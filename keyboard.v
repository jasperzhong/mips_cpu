==> flow/design.v <==
`timescale 1ns / 1ps
module Keyboard(
    input clk,
    input kclk,
    input kdata,
    input rst,
    input keyboard_cs,
    output reg [7:0] kb_data,
    output reg kb_ready
    );
    reg isBreak;
    reg [3:0] cnt;
    reg [10:0] datacur;
    always @ (negedge kclk or posedge rst) begin
        if(rst) begin
            kb_data = 0;
            cnt = 0;
            isBreak = 0;
            kb_ready = 1'b0;
        end
        else 
        if(isBreak == 1'b1) begin
            datacur[cnt] = kdata;
            cnt = cnt + 1;
            if(cnt == 11) cnt = 0;
            if(cnt == 0) begin
                kb_data = datacur[8:1];
                kb_ready = 1'b1;
                isBreak = 0;
            end
        end
        else begin
            datacur[cnt] = kdata;
            cnt = cnt + 1;
            if(cnt == 11) cnt = 0;
            if (datacur[8:1] == 8'hF0) isBreak = 1;
        end
    end
endmodule
## Step by step through the tools: Keyboard

Tool output for the design above, in the order of the flow.
Lines are those of the file above, counted from 1.
Library cell names are shortened.
A cell with - has no value.

- Design top: Keyboard
- Clock port: kclk
- Cell library: sky130hd
- Corner: tt_025C_1v80

## After elaboration

Source: Yosys, flattened and elaborated, memories not mapped. Widths are those after wreduce. Registers that Yosys merges into a memory's read port (data or address) are not register bits. Print and check cells do not count. Equal cells are merged and count once.

- Add/sub/neg operators: 2
- Muxes and demuxes: 6
- Reductions and logical operators: 2
- Shifts and indexed selects: 2
- Equal/unequal tests: 2
- Bitwise logic cells: 3

Operators by type and width:

| kind | count |
|---|---|
| 4-bit 2-to-1 mux | 3 |
| 1-bit by 5-bit variable shift with 11-bit output | 1 |
| 1-bit by 5-bit variable shift with 11-bit output with constant A | 1 |
| 11-bit AND | 1 |
| 11-bit OR | 1 |
| 11-bit inverter | 1 |
| 8-bit equality test with constant B | 1 |
| 4-bit negator with 5-bit output | 1 |
| 4-bit by 1-bit adder with 4-bit output with constant B | 1 |
| 4-bit equality test with constant B | 1 |
| 4-bit logical NOT | 1 |
| 1-bit 2-to-1 mux | 3 |
| 2-bit AND reduction | 1 |

- Register bits: 25
- Input bits: 5
- Word-level cells: 22
- Output and inout bits: 9

## Longest topological paths

Longest topological path by Yosys (ltp), each cell counted once; first at word level (registers and memories cut), then after technology mapping (sequential cells cut; the memories' decode and read muxes count).

- Depth in word-level cells: 8
- ABC_AREA: 0
- Mapped depth: 11
- Depth with buffers taken out: 8

## After synthesis

Source: synth_stat.txt of the flow (Yosys; design flattened, memories mapped). It holds for the ABC_AREA given above (unset counts as 0); a run with the other value may have another netlist.

Cell types:

| type | count | total area (um^2) |
|---|---|---|
| dfrtn_1 | 14 | 350.336 |
| edfxtp_1 | 8 | 240.23 |
| mux2_2 | 9 | 101.347 |
| ha_1 | 6 | 75.072 |
| o221ai_1 | 6 | 52.55 |
| a311o_2 | 4 | 45.043 |
| nand2b_1 | 7 | 43.792 |
| a2111oi_0 | 4 | 35.034 |
| nand3b_1 | 4 | 30.029 |
| inv_1 | 7 | 26.275 |
| nand2_1 | 7 | 26.275 |
| o21ai_0 | 5 | 25.024 |
| clkbuf_1 | 6 | 22.522 |
| nor3b_1 | 3 | 22.522 |
| o21bai_1 | 3 | 22.522 |
| a211oi_1 | 2 | 15.014 |
| a21oi_1 | 3 | 15.014 |
| nand3_1 | 3 | 15.014 |

Not listed: further types 17, cells in them 19.

- Flip-flop cells: 22
- Area of sequential cells: 590.6 um^2
- Mapped cells: 120
- Buffer cells: 7
- Mapped area: 1311.3 um^2

FLOW RESULTS
============

Top module Keyboard; platform sky130hd; tools Yosys and OpenROAD; 2 stored runs in no particular order. Input and output delays are each 20% of the period that was set; the output load is 0.01 pF.
"total power after layout": no workload was simulated; the value follows from the tool's default switching activity.

### Run 1

Settings: `period_ns=3.25`, `CORE_UTILIZATION=60`, `SETUP_SLACK_MARGIN=0.73`, `PLACE_DENSITY_LB_ADDON=0.21`, `CORE_MARGIN=6`, `CELL_PAD_IN_SITES_DETAIL_PLACEMENT=1`, `TNS_END_PERCENT=30`, `ABC_AREA=0`, `GPL_TIMING_DRIVEN=1`, `CTS_CLUSTER_DIAMETER=161`, `CAP_MARGIN=20`, `SLEW_MARGIN=20`

Not finished: placement ended with error DPL-0033.

### Run 2

Settings: `period_ns=7.2`, `CORE_UTILIZATION=27`, `SETUP_SLACK_MARGIN=1.28`, `PLACE_DENSITY_LB_ADDON=0.08`, `HOLD_SLACK_MARGIN=-0.05`, `CELL_PAD_IN_SITES_GLOBAL_PLACEMENT=1`, `CELL_PAD_IN_SITES_DETAIL_PLACEMENT=0`, `TNS_END_PERCENT=25`, `ABC_AREA=0`, `GPL_TIMING_DRIVEN=0`, `GPL_ROUTABILITY_DRIVEN=1`, `CTS_CLUSTER_SIZE=33`, `SLEW_MARGIN=20`, `MIN_ROUTING_LAYER=met1`, `MAX_ROUTING_LAYER=met5`, `CAP_MARGIN=20`, `CORE_MARGIN=2`

- Synthesis area: 1311.3 um^2
- Full die area: 5430.2 um^2
- Area of the standard cells in the finished layout: 1690.4 um^2
- Utilization: 0.36
- Worst setup slack after layout: 1.108 ns
- Total negative setup slack: 0.000 ns
- Total power after layout: 0.0002553 W
